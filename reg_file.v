==> flow/design.v <==
module registerFile(
  input clk,
  input reset,
  input [4:0] rs1,
  input [4:0] rs2,
  input [4:0] rd,
  input [63:0] writedata,
  input reg_write,
  output reg [63:0] readdata1,
  output reg[63:0] readdata2,
  output [63:0] r8,
  output [63:0] r19,
  output [63:0] r20,
  output [63:0] r21,
  output [63:0] r22
);
  integer i;
  reg [63:0] registers [31:0];
  initial
    begin
      registers[0] = 64'd0;
      registers[1] = 64'd0;
      registers[2] = 64'd0;
      registers[3] = 64'd0;
      registers[4] = 64'd0;
      registers[5] = 64'd0;
      registers[6] = 64'd0;
      registers[7] = 64'd0;
      registers[8] = 64'd0;
      registers[9] = 64'd0;
      registers[10] = 64'd0;
      registers[11] = 64'd8;
      registers[12] = 64'd0;
      registers[13] = 64'd0;
      registers[14] = 64'd0;
      registers[15] = 64'd0;
      registers[16] = 64'd0;
      registers[17] = 64'd0;
      registers[18] = 64'd0;
      registers[19] = 64'd0;
      registers[20] = 64'd0;
      registers[21] = 64'd0;
      registers[22] = 64'd0;
      registers[23] = 64'd0;
      registers[24] = 64'd0;
      registers[25] = 64'd0;
      registers[26] = 64'd0;
      registers[27] = 64'd0;
      registers[28] = 64'd0;
      registers[29] = 64'd0;
      registers[30] = 64'd0;
      registers[31] = 64'd0;
    end
  assign r8 = registers[8];
  assign r19 = registers[19];
  assign r20 = registers[20];
  assign r21 = registers[26];
  assign r22 = registers[27];
  always @ (*)
    begin
      if (reset == 1'b1)
        begin
          readdata1 = 64'd0;
          readdata2 = 64'd0;
        end
      else
        begin
          readdata1 = registers[rs1];
          readdata2 = registers[rs2];
        end
    end
  always@(negedge clk)
    begin
      if (reg_write == 1)
        registers[rd] = writedata;
    end
endmodule
# From RTL to reports: registerFile
# Tool output for the design above, in the order of the flow.
# Line numbers count from 1 in the design file above.
# Not given: --
[setup] top="registerFile" clock="clk" lib="sky130hd" corner="tt_025C_1v80"

# Word level
# Counts by Yosys on the flattened word-level netlist (proc, flatten, opt, wreduce; memories kept). Register bits leave out memories and registers merged into their read ports (data or address); mux counts leave out enables and synchronous resets folded into registers. Print and check cells are left out. Cells with the same type and inputs are merged into one.
# Yosys's memory passes give these memory sizes; they may raise the number of words (mostly to a power of two), join words into wider ones and drop unused or constant bits.
[op_classes] n_mux=5
[ops] operator="two-way mux 64 bit" count=3
[ops] operator="two-way mux 5 bit" count=1
[ops] operator="two-way mux 1 bit" count=1
[word_totals] reg_bits=0 ramBits=2048 mem_count=1 inputBits=82 output_inout_bits=448 wordCells=6
[mem_list] memory="registers" words=32 width=64 line=18 source="reg [63:0] registers [31:0];"

# Logic depth
# Depth = most cells in a row (Yosys ltp): at word level without a register or memory, in the mapped netlist without a sequential cell, where the memories' decode and read muxes count.
[logic_depth] depth_word=1 abc_area=1 ltp_mapped=13 ltp_nobuf=9

# Mapped cells and area
# Yosys stat after the flow's synthesis: flattened, memories mapped to cells. It holds for the ABC_AREA given above (unset counts as 0); a run with the other value may have another netlist.
[synth_totals] cells=11787 mapped_area_um2=103222.7 sequential_area_um2=61499.0 ffs=2048 n_buf=891
[types] cell_type="sky130_fd_sc_hd__edfxtp_1" count=2048 area_total_um2=6.15E+04
[types] cell_type="sky130_fd_sc_hd__nand2_1" count=5259 area_total_um2=1.97E+04
[types] cell_type="sky130_fd_sc_hd__nand3_1" count=3214 area_total_um2=1.61E+04
[types] cell_type="sky130_fd_sc_hd__buf_2" count=559 area_total_um2=2.8E+03
[types] cell_type="sky130_fd_sc_hd__nor2_1" count=316 area_total_um2=1.19E+03
[types] cell_type="sky130_fd_sc_hd__clkbuf_1" count=174 area_total_um2=653.126
[types] cell_type="sky130_fd_sc_hd__buf_4" count=57 area_total_um2=427.91
[types] cell_type="sky130_fd_sc_hd__buf_1" count=78 area_total_um2=292.781
[types] cell_type="sky130_fd_sc_hd__buf_6" count=23 area_total_um2=258.998
[types] cell_type="sky130_fd_sc_hd__a21oi_1" count=18 area_total_um2=90.086
[types] cell_type="sky130_fd_sc_hd__o21ai_0" count=14 area_total_um2=70.067
[types] cell_type="sky130_fd_sc_hd__inv_1" count=12 area_total_um2=45.043
[types] cell_type="sky130_fd_sc_hd__o21ai_1" count=9 area_total_um2=45.043
[types] cell_type="sky130_fd_sc_hd__inv_4" count=2 area_total_um2=12.512
[types] cell_type="sky130_fd_sc_hd__inv_2" count=3 area_total_um2=11.261
[types] cell_type="sky130_fd_sc_hd__o211ai_1" count=1 area_total_um2=7.507

# Flow runs of registerFile

Flow measurements of registerFile on sky130hd: 2 stored runs with different settings, listed in no order. Input and output delays are each 20% of the period that was set; the output load is 0.01 pF.
By "power_total_uw" is meant OpenSTA's value without simulated activity: inputs other than the clock are taken to toggle once in ten clock periods, and the tool carries that through the logic.

[flow] flow run 1: files
==> flow/run.sh <==
#!/bin/bash
# the make line also repeats the synthesis and layout settings of config.mk as NAME=value (left out here)
make -C /OpenROAD-flow-scripts/flow DESIGN_CONFIG=/design/flow/config.mk WORK_HOME=/design/flow/orfs CLKGATE_MAP_FILE= finish
==> flow/config.mk <==
export PLATFORM = sky130hd
export DESIGN_NAME = registerFile
export DESIGN_NICKNAME = registerFile
export VERILOG_FILES = /design/flow/design.v
export SDC_FILE = /design/flow/constraint.sdc
export NUM_CORES = 4
export LEC_CHECK = 0
export ABC_AREA = 1
export CAP_MARGIN = 5
export CELL_PAD_IN_SITES_DETAIL_PLACEMENT = 1
export CORE_MARGIN = 3
export CORE_UTILIZATION = 58
export CTS_CLUSTER_DIAMETER = 274
export GPL_TIMING_DRIVEN = 1
export PLACE_DENSITY_LB_ADDON = 0.09
export SETUP_SLACK_MARGIN = -0.41
export SLEW_MARGIN = 20
export TNS_END_PERCENT = 70
==> flow/constraint.sdc <==
create_clock -name core_clock -period 9.97 [get_ports {clk}]
set_input_delay 1.9940 -clock core_clock [delete_from_list [all_inputs] [get_ports {clk}]]
set_output_delay 1.9940 -clock core_clock [all_outputs]
set_load 0.01 [all_outputs]

[flow] flow run 1: no results, clock tree synthesis failed with DPL-0033

[flow] flow run 2: files
==> flow/run.sh <==
#!/bin/bash
# the make line also repeats the synthesis and layout settings of config.mk as NAME=value (left out here)
make -C /OpenROAD-flow-scripts/flow DESIGN_CONFIG=/design/flow/config.mk WORK_HOME=/design/flow/orfs CLKGATE_MAP_FILE= finish
==> flow/config.mk <==
export PLATFORM = sky130hd
export DESIGN_NAME = registerFile
export DESIGN_NICKNAME = registerFile
export VERILOG_FILES = /design/flow/design.v
export SDC_FILE = /design/flow/constraint.sdc
export NUM_CORES = 4
export LEC_CHECK = 0
export CAP_MARGIN = 20
export CORE_MARGIN = 2
export CORE_UTILIZATION = 29
export SLEW_MARGIN = 20
==> flow/constraint.sdc <==
create_clock -name core_clock -period 12.9 [get_ports {clk}]
set_input_delay 2.5800 -clock core_clock [delete_from_list [all_inputs] [get_ports {clk}]]
set_output_delay 2.5800 -clock core_clock [all_outputs]
set_load 0.01 [all_outputs]

[flow] flow run 2: metrics
[metrics] finalCellArea_um2 = 120542.0
[metrics] total_die_area_um2 = 329040.0
[metrics] fin_util_pct = 37.3
[metrics] synth_area_um2 = 94095.2
[metrics] power_total_uw = 18414
[metrics] timing.hold.ws_ns = 6.219
[metrics] final_setup_ws_ns = 0.180
[metrics] final_setup_tns_ns = 0.000
